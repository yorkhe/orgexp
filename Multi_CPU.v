==> flow/design.v <==
`timescale 1ns / 1ps
module ALU(
		input [31:0] A,
		input [3:0] ALU_operation,
		input [31:0] B,
		output overflow,
		output [31:0] res,
		output zero
	);
	mux16to1 #(32) ALU_MUX (
			.in({
				{6{32'b0}},
				{31'b0, $signed(A) < $signed(B)},
				B << A[4:0],
				{31'b0, A < B},
				$signed(A) - $signed(B),
				B >> A[4:0],
				~(A | B),
				A ^ B,
				$signed(A) + $signed(B),
				A | B,
				A & B
			}),
			.select(ALU_operation),
			.out(res)
	);
	assign zero = ~|res;
	assign overflow = 0;
endmodule
`timescale 1ns / 1ps
module Ext_32(
		input [15:0] Imm_16,
		output [31:0] Imm_32
		);
	assign Imm_32 = {{16{Imm_16[15]}}, Imm_16};
endmodule
`timescale 1ns / 1ps
module M_datapath(
		input clk,
		input reset,
		input MIO_ready,
		input IorD,
		input IRWrite,
		input [1:0] RegDst,
		input RegWrite,
		input [1:0] MemtoReg,
		input ALUSrcA,
		input [1:0] ALUSrcB,
		input [1:0] PCSource,
		input PCWrite,
		input PCWriteCond,
		input Branch,
		input [3:0] ALU_operation,
		output [31:0] PC_Current,
		input [31:0] Data_in,
		output [31:0] Inst,
		output [31:0] data_out,
		output [31:0] M_addr,
		output zero,
		output overflow
	);
	wire [31:0] MDR;
	wire [4:0] Wt_addr;
	wire [31:0] Wt_data;
	wire [31:0] rdata_A;
	wire [31:0] Imm_32;
	wire [31:0] A;
	wire [31:0] B;
	wire [31:0] res;
	wire [31:0] ALUOut;
	wire [31:0] PC_Next;
	REG32 U_IR (
			.clk(clk),
			.rst(1'b0),
			.CE(IRWrite),
			.D(Data_in[31:0]),
			.Q(Inst[31:0])
	);
	REG32 U_MDR (
			.clk(clk),
			.rst(1'b0),
			.CE(1'b1),
			.D(Data_in[31:0]),
			.Q(MDR[31:0])
	);
	mux4to1 #(5) U_mux_Wt_addr (
			.in({
				5'b0,	 
				5'd31,	 
				Inst[15:11],	 
				Inst[20:16]	 
			}),
			.select(RegDst[1:0]),
			.out(Wt_addr[4:0])
	);
	mux4to1 #(32) U_mux_Wt_data (
			.in({
				PC_Current[31:0],	 
				{Inst[15:0], 16'b0},	 
				MDR[31:0],	 
				ALUOut[31:0]	 
			}),
			.select(MemtoReg[1:0]),
			.out(Wt_data[31:0])
	);
	Regs U2 (
			.clk(clk),
			.rst(reset),
			.R_addr_A(Inst[25:21]),
			.R_addr_B(Inst[20:16]),
			.Wt_addr(Wt_addr[4:0]),
			.Wt_data(Wt_data[31:0]),
			.L_S(RegWrite),
			.rdata_A(rdata_A[31:0]),
			.rdata_B(data_out[31:0])
	);
	Ext_32 U_Ext (
			.Imm_16(Inst[15:0]),
			.Imm_32(Imm_32[31:0])
	);
	assign A = ALUSrcA ? rdata_A : PC_Current;
	mux4to1 #(32) U_mux_B (
			.in({
				{Imm_32[29:0], 2'b00},	 
				Imm_32[31:0],	 
				32'd4,	 
				data_out[31:0]	 
			}),
			.select(ALUSrcB[1:0]),
			.out(B[31:0])
	);
	ALU U1 (
			.A(A[31:0]),
			.B(B[31:0]),
			.ALU_operation(ALU_operation[3:0]),
			.zero(zero),
			.res(res[31:0]),
			.overflow(overflow)
	);
	REG32 U_ALUOut (
			.clk(clk),
			.rst(1'b0),
			.CE(1'b1),
			.D(res[31:0]),
			.Q(ALUOut[31:0])
	);
	mux4to1 #(32) U_mux_PC_next (
			.in({
				ALUOut[31:0],	 
				{PC_Current[31:28], Inst[25:0], 2'b00},	 
				ALUOut[31:0],	 
				res[31:0]	 
			}),
			.select(PCSource[1:0]),
			.out(PC_Next[31:0])
	);
	REG32 U_PC (
			.clk(clk),
			.rst(reset),
			.CE(MIO_ready && (PCWrite || (PCWriteCond && (Branch == zero)))),
			.D(PC_Next[31:0]),
			.Q(PC_Current[31:0])
	);
	assign M_addr = IorD ? ALUOut : PC_Current;
endmodule
`timescale 1ns / 1ps
module Multi_CPU(
		input clk,
		input reset,
		input MIO_ready,	 
		output [31:0] PC_out,	 
		output [31:0] inst_out,	 
		output mem_w,	 
		output [31:0] Addr_out,	 
		output [31:0] Data_out,	 
		input [31:0] Data_in,	 
		output CPU_MIO,	 
		input INT,	 
		output [4:0] state	 
	);
	wire MemRead;
	wire MemWrite;
	wire IorD;
	wire IRWrite;
	wire RegWrite;
	wire ALUSrcA;
	wire PCWrite;
	wire PCWriteCond;
	wire Branch;
	wire [1:0] RegDst;
	wire [1:0] MemtoReg;
	wire [1:0] ALUSrcB;
	wire [1:0] PCSource;
	wire [3:0] ALU_operation;
	wire zero;
	wire overflow;
	ctrl U11(
			.clk(clk),
			.reset(reset),
			.zero(zero),
			.overflow(overflow),
			.MIO_ready(MIO_ready),
			.Inst_in(inst_out[31:0]),
			.MemRead(MemRead),
			.MemWrite(MemWrite),
			.CPU_MIO(CPU_MIO),
			.IorD(IorD),
			.IRWrite(IRWrite),
			.RegWrite(RegWrite),
			.ALUSrcA(ALUSrcA),
			.PCWrite(PCWrite),
			.PCWriteCond(PCWriteCond),
			.Branch(Branch),
			.RegDst(RegDst[1:0]),
			.MemtoReg(MemtoReg[1:0]),
			.ALUSrcB(ALUSrcB[1:0]),
			.PCSource(PCSource[1:0]),
			.ALU_operation(ALU_operation[3:0]),
			.state_out(state[4:0])
	);
	assign mem_w = MemWrite && (!MemRead);
	M_datapath U12(
			.clk(clk),
			.reset(reset),
			.MIO_ready(MIO_ready),
			.IorD(IorD),
			.IRWrite(IRWrite),
			.RegWrite(RegWrite),
			.ALUSrcA(ALUSrcA),
			.PCWrite(PCWrite),
			.PCWriteCond(PCWriteCond),
			.Branch(Branch),
			.RegDst(RegDst[1:0]),
			.MemtoReg(MemtoReg[1:0]),
			.ALUSrcB(ALUSrcB[1:0]),
			.PCSource(PCSource[1:0]),
			.ALU_operation(ALU_operation[3:0]),
			.Data_in(Data_in[31:0]),
			.zero(zero),
			.overflow(overflow),
			.PC_Current(PC_out[31:0]),
			.Inst(inst_out[31:0]),
			.data_out(Data_out[31:0]),
			.M_addr(Addr_out[31:0])
	);
endmodule
`timescale 1ns / 1ps
module REG32(
		input clk,
		input rst,
		input CE,
		input [31:0] D,
		output reg [31:0] Q
	);
	always @(posedge clk or posedge rst) begin
		if (rst) begin
			Q <= 0;
		end else if (CE) begin
			Q <= D;
		end
	end
endmodule
`timescale 1ns / 1ps
module Regs(
		input clk,
		input rst,
		input L_S,
		input [4:0] R_addr_A,
		input [4:0] R_addr_B,
		input [4:0] Wt_addr,
		input [31:0] Wt_data,
		output [31:0] rdata_A,
		output [31:0] rdata_B
		);
	reg [31:0] register [1:31];
	assign rdata_A = R_addr_A == 0 ? 0 : register[R_addr_A];
	assign rdata_B = R_addr_B == 0 ? 0 : register[R_addr_B];
	integer i;
	always @(posedge clk or posedge rst) begin
		if (rst) begin
			for (i = 1; i < 32; i = i + 1) begin
				register[i] <= 0;
			end
		end else if (L_S == 1 && Wt_addr != 0) begin
			register[Wt_addr] <= Wt_data;
		end
	end
endmodule
`timescale 1ns / 1ps
module ctrl(
		input clk,
		input reset,
		input [31:0] Inst_in,
		input zero,
		input overflow,
		input MIO_ready,
		output reg MemRead,
		output reg MemWrite,
		output reg [3:0] ALU_operation,
		output [4:0] state_out,
		output reg CPU_MIO,
		output reg IorD,
		output reg IRWrite,
		output reg [1:0] RegDst,
		output reg RegWrite,
		output reg [1:0] MemtoReg,
		output reg ALUSrcA,
		output reg [1:0] ALUSrcB,
		output reg [1:0] PCSource,
		output reg PCWrite,
		output reg PCWriteCond,
		output reg Branch
	);
	localparam
			IF = 4'b0000,
			ID = 4'b0001,
			Mem_Ex = 4'b0010,
			Mem_RD = 4'b0011,
			LW_WB = 4'b0100,
			Mem_WD = 4'b0101,
			R_Exe = 4'b0110,
			R_WB = 4'b0111,
			Beq_Exe = 4'b1000,
			J = 4'b1001,
			I_Exe = 4'b1010,
			I_WB = 4'b1011,
			Lui_WB = 4'b1100,
			Bne_Exe = 4'b1101,
			Jr = 4'b1110,
			Jal = 4'b1111;
	localparam
			ALU_AND = 4'b0000,
			ALU_OR = 4'b0001,
			ALU_ADD = 4'b0010,
			ALU_XOR = 4'b0011,
			ALU_NOR = 4'b0100,
			ALU_SRLV = 4'b0101,
			ALU_SUB = 4'b0110,
			ALU_SLTU = 4'b0111,
			ALU_SLLV = 4'b1000,
			ALU_SLT = 4'b1001,
			ALU_MUL = 4'b1010,
			ALU_DIV = 4'b1011,
			ALU_MOD = 4'b1100;
	reg [3:0] state;
	assign state_out = {1'b0, state};
	task GoToIF;
		begin
			{PCWrite, PCWriteCond, IorD, MemRead, MemWrite, IRWrite, MemtoReg[1:0], PCSource[1:0], ALUSrcB[1:0], ALUSrcA, RegWrite, RegDst[1:0], CPU_MIO} <= 17'h12821;
			ALU_operation <= ALU_ADD;
			state <= IF;
		end
	endtask
	initial begin
		GoToIF;
	end
	always @(posedge clk or posedge reset) begin
		if (reset) begin
			GoToIF;
		end else begin
			ALU_operation <= ALU_ADD;
			case (state)
				IF: begin
					if (MIO_ready) begin
						{PCWrite, PCWriteCond, IorD, MemRead, MemWrite, IRWrite, MemtoReg[1:0], PCSource[1:0], ALUSrcB[1:0], ALUSrcA, RegWrite, RegDst[1:0], CPU_MIO} <= 17'h00060;
						ALU_operation <= ALU_ADD;
						state <= ID;
					end else begin
						GoToIF;
					end
				end
				ID: begin
					case (Inst_in[31:26])
						6'b000000: begin	 
							{PCWrite, PCWriteCond, IorD, MemRead, MemWrite, IRWrite, MemtoReg[1:0], PCSource[1:0], ALUSrcB[1:0], ALUSrcA, RegWrite, RegDst[1:0], CPU_MIO} <= 17'h00010;
							state <= R_Exe;
							case (Inst_in[5:0])
								6'b100000: begin ALU_operation <= ALU_ADD; end
								6'b100010: begin ALU_operation <= ALU_SUB; end
								6'b100100: begin ALU_operation <= ALU_AND; end
								6'b100101: begin ALU_operation <= ALU_OR; end
								6'b100110: begin ALU_operation <= ALU_XOR; end
								6'b100111: begin ALU_operation <= ALU_NOR; end
								6'b101010: begin ALU_operation <= ALU_SLT; end
								6'b101011: begin ALU_operation <= ALU_SLTU; end
								6'b000110: begin ALU_operation <= ALU_SRLV; end
								6'b000100: begin ALU_operation <= ALU_SLLV; end
								6'b001000: begin	 
									{PCWrite, PCWriteCond, IorD, MemRead, MemWrite, IRWrite, MemtoReg[1:0], PCSource[1:0], ALUSrcB[1:0], ALUSrcA, RegWrite, RegDst[1:0], CPU_MIO} <= 17'h10010;
									state <= Jr;
								end
								default: begin	 
									GoToIF;
								end
							endcase
						end
						6'b001000: begin	 
							{PCWrite, PCWriteCond, IorD, MemRead, MemWrite, IRWrite, MemtoReg[1:0], PCSource[1:0], ALUSrcB[1:0], ALUSrcA, RegWrite, RegDst[1:0], CPU_MIO} <= 17'h00050;
							ALU_operation <= ALU_ADD;
							state <= I_Exe;
						end
						6'b001100: begin	 
							{PCWrite, PCWriteCond, IorD, MemRead, MemWrite, IRWrite, MemtoReg[1:0], PCSource[1:0], ALUSrcB[1:0], ALUSrcA, RegWrite, RegDst[1:0], CPU_MIO} <= 17'h00050;
							ALU_operation <= ALU_AND;
							state <= I_Exe;
						end
						6'b001101: begin	 
							{PCWrite, PCWriteCond, IorD, MemRead, MemWrite, IRWrite, MemtoReg[1:0], PCSource[1:0], ALUSrcB[1:0], ALUSrcA, RegWrite, RegDst[1:0], CPU_MIO} <= 17'h00050;
							ALU_operation <= ALU_OR;
							state <= I_Exe;
						end
						6'b001110: begin	 
							{PCWrite, PCWriteCond, IorD, MemRead, MemWrite, IRWrite, MemtoReg[1:0], PCSource[1:0], ALUSrcB[1:0], ALUSrcA, RegWrite, RegDst[1:0], CPU_MIO} <= 17'h00050;
							ALU_operation <= ALU_XOR;
							state <= I_Exe;
						end
						6'b001010: begin	 
							{PCWrite, PCWriteCond, IorD, MemRead, MemWrite, IRWrite, MemtoReg[1:0], PCSource[1:0], ALUSrcB[1:0], ALUSrcA, RegWrite, RegDst[1:0], CPU_MIO} <= 17'h00050;
							ALU_operation <= ALU_SLT;
							state <= I_Exe;
						end
						6'b001011: begin	 
							{PCWrite, PCWriteCond, IorD, MemRead, MemWrite, IRWrite, MemtoReg[1:0], PCSource[1:0], ALUSrcB[1:0], ALUSrcA, RegWrite, RegDst[1:0], CPU_MIO} <= 17'h00050;
							ALU_operation <= ALU_SLTU;
							state <= I_Exe;
						end
						6'b001111: begin	 
							{PCWrite, PCWriteCond, IorD, MemRead, MemWrite, IRWrite, MemtoReg[1:0], PCSource[1:0], ALUSrcB[1:0], ALUSrcA, RegWrite, RegDst[1:0], CPU_MIO} <= 17'h00468;
							state <= Lui_WB;
						end
						6'b100011, 6'b101011: begin	 
							{PCWrite, PCWriteCond, IorD, MemRead, MemWrite, IRWrite, MemtoReg[1:0], PCSource[1:0], ALUSrcB[1:0], ALUSrcA, RegWrite, RegDst[1:0], CPU_MIO} <= 17'h00050;
							ALU_operation <= ALU_ADD;
							state <= Mem_Ex;
						end
						6'b000100: begin	 
							Branch <= 1;
							{PCWrite, PCWriteCond, IorD, MemRead, MemWrite, IRWrite, MemtoReg[1:0], PCSource[1:0], ALUSrcB[1:0], ALUSrcA, RegWrite, RegDst[1:0], CPU_MIO} <= 17'h08090;
							ALU_operation <= ALU_SUB;
							state <= Beq_Exe;
						end
						6'b000101: begin	 
							Branch <= 0;
							{PCWrite, PCWriteCond, IorD, MemRead, MemWrite, IRWrite, MemtoReg[1:0], PCSource[1:0], ALUSrcB[1:0], ALUSrcA, RegWrite, RegDst[1:0], CPU_MIO} <= 17'h08090;
							ALU_operation <= ALU_SUB;
							state <= Bne_Exe;
						end
						6'b000010: begin	 
							{PCWrite, PCWriteCond, IorD, MemRead, MemWrite, IRWrite, MemtoReg[1:0], PCSource[1:0], ALUSrcB[1:0], ALUSrcA, RegWrite, RegDst[1:0], CPU_MIO} <= 17'h10160;
							state <= J;
						end
						6'b000011: begin	 
							{PCWrite, PCWriteCond, IorD, MemRead, MemWrite, IRWrite, MemtoReg[1:0], PCSource[1:0], ALUSrcB[1:0], ALUSrcA, RegWrite, RegDst[1:0], CPU_MIO} <= 17'h1076C;
							state <= Jal;
						end
						default: begin	 
							GoToIF;
						end
					endcase
				end
				Mem_Ex: begin
					case (Inst_in[31:26])
						6'b100011: begin	 
							{PCWrite, PCWriteCond, IorD, MemRead, MemWrite, IRWrite, MemtoReg[1:0], PCSource[1:0], ALUSrcB[1:0], ALUSrcA, RegWrite, RegDst[1:0], CPU_MIO} <= 17'h06051;
							state <= Mem_RD;
						end
						6'b101011: begin	 
							{PCWrite, PCWriteCond, IorD, MemRead, MemWrite, IRWrite, MemtoReg[1:0], PCSource[1:0], ALUSrcB[1:0], ALUSrcA, RegWrite, RegDst[1:0], CPU_MIO} <= 17'h05051;
							state <= Mem_WD;
						end
						default: begin	 
							GoToIF;
						end
					endcase
				end
				Mem_RD: begin
					if (MIO_ready) begin
						{PCWrite, PCWriteCond, IorD, MemRead, MemWrite, IRWrite, MemtoReg[1:0], PCSource[1:0], ALUSrcB[1:0], ALUSrcA, RegWrite, RegDst[1:0], CPU_MIO} <= 17'h00208;
						state <= LW_WB;
					end else begin
						{PCWrite, PCWriteCond, IorD, MemRead, MemWrite, IRWrite, MemtoReg[1:0], PCSource[1:0], ALUSrcB[1:0], ALUSrcA, RegWrite, RegDst[1:0], CPU_MIO} <= 17'h06051;
						state <= Mem_RD;
					end
				end
				LW_WB: begin
					GoToIF;
				end
				Mem_WD: begin
					if (MIO_ready) begin
						GoToIF;
					end else begin
						{PCWrite, PCWriteCond, IorD, MemRead, MemWrite, IRWrite, MemtoReg[1:0], PCSource[1:0], ALUSrcB[1:0], ALUSrcA, RegWrite, RegDst[1:0], CPU_MIO} <= 17'h05051;
						state <= Mem_WD;
					end
				end
				R_Exe: begin
					{PCWrite, PCWriteCond, IorD, MemRead, MemWrite, IRWrite, MemtoReg[1:0], PCSource[1:0], ALUSrcB[1:0], ALUSrcA, RegWrite, RegDst[1:0], CPU_MIO} <= 17'h0001A;
					state <= R_WB;
				end
				R_WB: begin
					GoToIF;
				end
				Beq_Exe: begin
					GoToIF;
				end
				J: begin
					GoToIF;
				end
				I_Exe: begin
					{PCWrite, PCWriteCond, IorD, MemRead, MemWrite, IRWrite, MemtoReg[1:0], PCSource[1:0], ALUSrcB[1:0], ALUSrcA, RegWrite, RegDst[1:0], CPU_MIO} <= 17'h00058;
					state <= I_WB;
				end
				I_WB: begin
					GoToIF;
				end
				Lui_WB: begin
					GoToIF;
				end
				Bne_Exe: begin
					GoToIF;
				end
				Jr: begin
					GoToIF;
				end
				Jal: begin
					GoToIF;
				end
				default begin	 
					GoToIF;
				end
			endcase
		end
	end
endmodule
`timescale 1ns / 1ps
module mux16to1(
		input [16 * WIDTH - 1:0] in,
		input [3:0] select,
		output [WIDTH - 1:0] out
		);
	parameter WIDTH = 1;
	assign out =
			select == 4'b0000 ? in[WIDTH - 1:0] :
			select == 4'b0001 ? in[2 * WIDTH - 1: WIDTH] :
			select == 4'b0010 ? in[3 * WIDTH - 1: 2 * WIDTH] :
			select == 4'b0011 ? in[4 * WIDTH - 1: 3 * WIDTH] :
			select == 4'b0100 ? in[5 * WIDTH - 1: 4 * WIDTH] :
			select == 4'b0101 ? in[6 * WIDTH - 1: 5 * WIDTH] :
			select == 4'b0110 ? in[7 * WIDTH - 1: 6 * WIDTH] :
			select == 4'b0111 ? in[8 * WIDTH - 1: 7 * WIDTH] :
			select == 4'b1000 ? in[9 * WIDTH - 1: 8 * WIDTH] :
			select == 4'b1001 ? in[10 * WIDTH - 1: 9 * WIDTH] :
			select == 4'b1010 ? in[11 * WIDTH - 1: 10 * WIDTH] :
			select == 4'b1011 ? in[12 * WIDTH - 1: 11 * WIDTH] :
			select == 4'b1100 ? in[13 * WIDTH - 1: 12 * WIDTH] :
			select == 4'b1101 ? in[14 * WIDTH - 1: 13 * WIDTH] :
			select == 4'b1110 ? in[15 * WIDTH - 1: 14 * WIDTH] :
			in[16 * WIDTH - 1: 15 * WIDTH];
endmodule
`timescale 1ns / 1ps
module mux4to1(
		input [4 * WIDTH - 1:0] in,
		input [1:0] select,
		output [WIDTH - 1:0] out
		);
	parameter WIDTH = 1;
	assign out =
			select == 2'b00 ? in[WIDTH - 1:0] :
			select == 2'b01 ? in[2 * WIDTH - 1: WIDTH] :
			select == 2'b10 ? in[3 * WIDTH - 1: 2 * WIDTH] :
			in[4 * WIDTH - 1: 3 * WIDTH];
endmodule
# Reports on Multi_CPU
# What the tools print for Multi_CPU, step after step.
# Lines are those of the file above, counted from 1.
# Operators: Yosys type, input widths -> output width; for muxes data width and select width s.
# Cell names lack the library's common part.
# A cell with -- has no value.
# inputs
design	Multi_CPU
clk_port	clk
library	sky130hd
lib_corner	tt_025C_1v80

# Elaborated design
# Source: Yosys, flattened and elaborated. Widths are those after wreduce. Registers that Yosys merges into a memory's read port (data or address) are not register bits. Print and check cells do not count.
# word_totals
reg_bits	1146
in_bits	36
output_inout_bits	135
# classes
addsub	2
n_cmp	2
eq_ne	151
shift	2
muxes	46
n_logic	5
reduce_logical	58
# op_table
op	count
$pmux 32 s31	2
$mux 32	21
$eq 5x5->1 const B	48
$pmux 17 s8	1
$eq 5x4->1 const B	24
$pmux 17 s6	1
$pmux 17 s2	2
$reduce_and 2->1	32
$lt 32x32->1	2
$pmux 4 s8	2
$eq 5x3->1 const B	12
$eq 6x6->1 const B	10
$mux 17	3
$eq 6x4->1 const B	8
$eq 4x4->1 const B	10
$pmux 4 s9	1
$add 32x32->32	1
$sub 32x32->32	1
$and 32x32->32	1
$or 32x32->32	1
$xor 32x32->32	1
$shl 32x5->32	1
$shr 32x5->32	1
$not 32->32	1
$reduce_or 32->1	1
$eq 4x3->1 const B	8
$eq 5x2->1 const B	6
$pmux 4 s7	1
# Other operator kinds: 33; their cells: 63.

# Logic depth
# Depth = most cells in a row (Yosys ltp): at word level without a register or memory, in the mapped netlist without a sequential cell, where the memories' decode and read muxes count.
# depth
ltp_word	22
ABC_AREA	0
mapped_depth	34
mapped_depth_nobuf	27

# Mapped cells and area
# Yosys stat after the flow's synthesis: flattened, memories mapped to cells. It holds for the ABC_AREA given above (unset counts as 0); a run with the other value may have another netlist.
# The area totals of this step are shown rounded.
# mapped
cell_count	7947
synth_area_um2	67400
seqArea_um2	28500
ffs	1145
# types
cell_type	count
dfrtp_1	1042
o21ai_0	1185
nand2_1	1327
a22oi_1	498
clkbuf_1	574
and3_1	337
a21oi_1	358
dfxtp_1	64
nor2_1	337
ha_1	97
edfxtp_1	33
mux2i_1	97
mux2_2	83
nand3_1	164
a2111oi_0	91
nand4_1	119
a211oi_1	98
nor3_1	130
# Other cell types: 101; their cells: 1313.
# By module: a second synthesis without flattening, with its own total; a netlist apart from the flattened one above.
# hier_totals
hier_cells	7384
area_unflattened_um2	76100
# Rows give one instance, submodules left out.
# by_module
module	n_inst	n_cells	mod_area_um2	mod_seq_area_um2
Regs	1	4689	52100	24800
ALU	1	1065	6950	0.0
mux16to1 (WIDTH=32)	1	900	5860	0.0
REG32	4	69	1350	801
mux4to1 (WIDTH=32)	3	39	815	0.0
ctrl	1	220	1830	638
M_datapath	1	78	1120	0.0
Ext_32	1	32	240	0.0
mux4to1 (WIDTH=5)	1	6	124	0.0
Multi_CPU	1	1	13.8	0.0

# Worst setup path after synthesis
# Source: OpenSTA report_checks on the synthesized netlist (no wires, ideal clock, input and output delay 20% of the period each), path of least setup slack; recovery checks are left aside. Register names are those of the netlist, which keeps one name where synthesis merged equal registers.
# synth_path
path_kind	in2reg
startpoint	input port reset
endpoint	register U11.Branch
period_ps	38400
in_delay_ps	7680
t_arrival_ps	30815
required_time_ps	38022
slack_ps	7206
delay_ps	23513
stages	2
n_path_buf	0
synth_period_reached_ps	31194
# "delay_ps" is the arrival time less input delay plus setup time.
# "stages": output pins that drive a net of the path, with the launching flip-flop's if there is one; two outputs of one cell count as two.
# "synth_period_reached_ps" = period - worst setup slack (recovery checks aside). The figure is calculated, with input and output delays left at 20% of the set period.
# Between the ends stands the longest chain of elaborated cells between them, by number of cells; it is not shown to be the way that was timed. Of several equally long chains one is given.
# A line is the first line of the expression or statement that the cell stems from. Yosys adds cells for indexed reads and writes and turns some case tables into memories.
# synth_via
cell_sequence	inv_1 > and2_1
elab_chain_cells	2
# synth_lines
element	line	rtl
from (decl)	169	input reset,
$not 1->1	--
$reduce_and 3->1	--
to (assign)	437	Branch <= 1;
to (assign)	443	Branch <= 0;
to (decl)	312	output reg Branch

# Path in the finished layout
# From the final timing report of entry A: the path of least setup slack in the routed layout; clock arrival at registers is part of the times.
# The path's times are printed in steps of 10 ps; the period is the one set.
# layout_path
path_kind	reg2out
startpoint	register U12.U_IR.Q[20]
endpoint	output port Data_out[21]
period_ps	38200
out_delay_ps	7640
t_arrival_ps	6690
required_time_ps	30560
slack_ps	23870
stages	11
n_path_buf	4
# Between the ends stands the longest chain of elaborated cells between them, by number of cells; it is not shown to be the way that was timed. Of several equally long chains one is given.
# layout_via
cell_sequence	edfxtp_1 > buf_4 > buf_4 > or2b_1 > nor2_4 > buf_4 > a22oi_1 > nand4_1 > or4_1 > a21boi_0 > clkdlybuf4s50_1
elab_chain_cells	3
# layout_lines
element	line	rtl
from (decl)	253	output reg [31:0] Q
from (assign)	257	Q <= 0;
from (assign)	259	Q <= D;
$eq 5x5->1	277	assign rdata_B = R_addr_B == 0 ? 0 : register[R_addr_B];
$pmux 32 s31	277
$mux 32	277
to (decl)	175	output [31:0] Data_out,

Subject: flow runs of Multi_CPU

Hi,

Measured results for Multi_CPU: 2 stored runs of the Yosys and OpenROAD flow on sky130hd. The settings differ; the order carries no meaning. The constraints put input and output delay at 20% of the set period each and load the outputs with 0.01 pF.
"period_less_ws_ps" is the run's clock period less its worst setup slack. It is reckoned from that one timing run; input and output delays stay at 20% of the period that was set.
"worst_setup_path_time_ps" = time allowed to the worst setup path (clock period - input delay - output delay, where it has them) - its slack; a late launch clock adds to it, a late capture clock takes from it.
"worst_setup_path_time_ps" is given in steps of 10 ps.
Measured values are rounded.

Entry A, flow files:
==> flow/run.sh <==
#!/bin/bash
# the make line also repeats the synthesis and layout settings of config.mk as NAME=value (left out here)
make -C /OpenROAD-flow-scripts/flow DESIGN_CONFIG=/design/flow/config.mk WORK_HOME=/design/flow/orfs CLKGATE_MAP_FILE= finish
==> flow/config.mk <==
export PLATFORM = sky130hd
export DESIGN_NAME = Multi_CPU
export DESIGN_NICKNAME = Multi_CPU
export VERILOG_FILES = /design/flow/design.v
export SDC_FILE = /design/flow/constraint.sdc
export NUM_CORES = 4
export LEC_CHECK = 0
export ABC_AREA = 0
export CAP_MARGIN = 20
export CELL_PAD_IN_SITES_GLOBAL_PLACEMENT = 3
export CORE_MARGIN = 2
export CORE_UTILIZATION = 32
export CTS_CLUSTER_SIZE = 88
export MAX_ROUTING_LAYER = met5
export PLACE_DENSITY_LB_ADDON = 0.28
export SETUP_SLACK_MARGIN = 5.0
export SLEW_MARGIN = 20
export TNS_END_PERCENT = 90
==> flow/constraint.sdc <==
create_clock -name core_clock -period 38.2 [get_ports {clk}]
set_input_delay 7.6400 -clock core_clock [delete_from_list [all_inputs] [get_ports {clk}]]
set_output_delay 7.6400 -clock core_clock [all_outputs]
set_load 0.01 [all_outputs]

==> results of entry A, as CSV <==
result,value
period_less_ws_ps,14331
finish.stdcell_area_um2,77500
setup_ws_ps,23900
synthesis_area_um2,67400
worst_setup_path_time_ps,6690
timing.worst_path_kind,"reg2out"
total_die_area_um2,214000
finish.utilization_pct,37.0
worst_hold_slack_ps,486
setupTns_ps,0

Entry B, flow files:
==> flow/run.sh <==
#!/bin/bash
# the make line also repeats the synthesis and layout settings of config.mk as NAME=value (left out here)
make -C /OpenROAD-flow-scripts/flow DESIGN_CONFIG=/design/flow/config.mk WORK_HOME=/design/flow/orfs CLKGATE_MAP_FILE= finish
==> flow/config.mk <==
export PLATFORM = sky130hd
export DESIGN_NAME = Multi_CPU
export DESIGN_NICKNAME = Multi_CPU
export VERILOG_FILES = /design/flow/design.v
export SDC_FILE = /design/flow/constraint.sdc
export NUM_CORES = 4
export LEC_CHECK = 0
export ABC_AREA = 1
export CAP_MARGIN = 20
export CELL_PAD_IN_SITES_DETAIL_PLACEMENT = 1
export CORE_ASPECT_RATIO = 1.05
export CORE_MARGIN = 6
export CORE_UTILIZATION = 70
export GPL_ROUTABILITY_DRIVEN = 0
export HOLD_SLACK_MARGIN = -0.09
export MAX_ROUTING_LAYER = met5
export PLACE_DENSITY_LB_ADDON = 0.01
export SETUP_SLACK_MARGIN = 0.31
export SLEW_MARGIN = 20
==> flow/constraint.sdc <==
create_clock -name core_clock -period 28.8 [get_ports {clk}]
set_input_delay 5.7600 -clock core_clock [delete_from_list [all_inputs] [get_ports {clk}]]
set_output_delay 5.7600 -clock core_clock [all_outputs]
set_load 0.01 [all_outputs]

Entry B: stopped before the end: placement reported DPL-0033

Regards
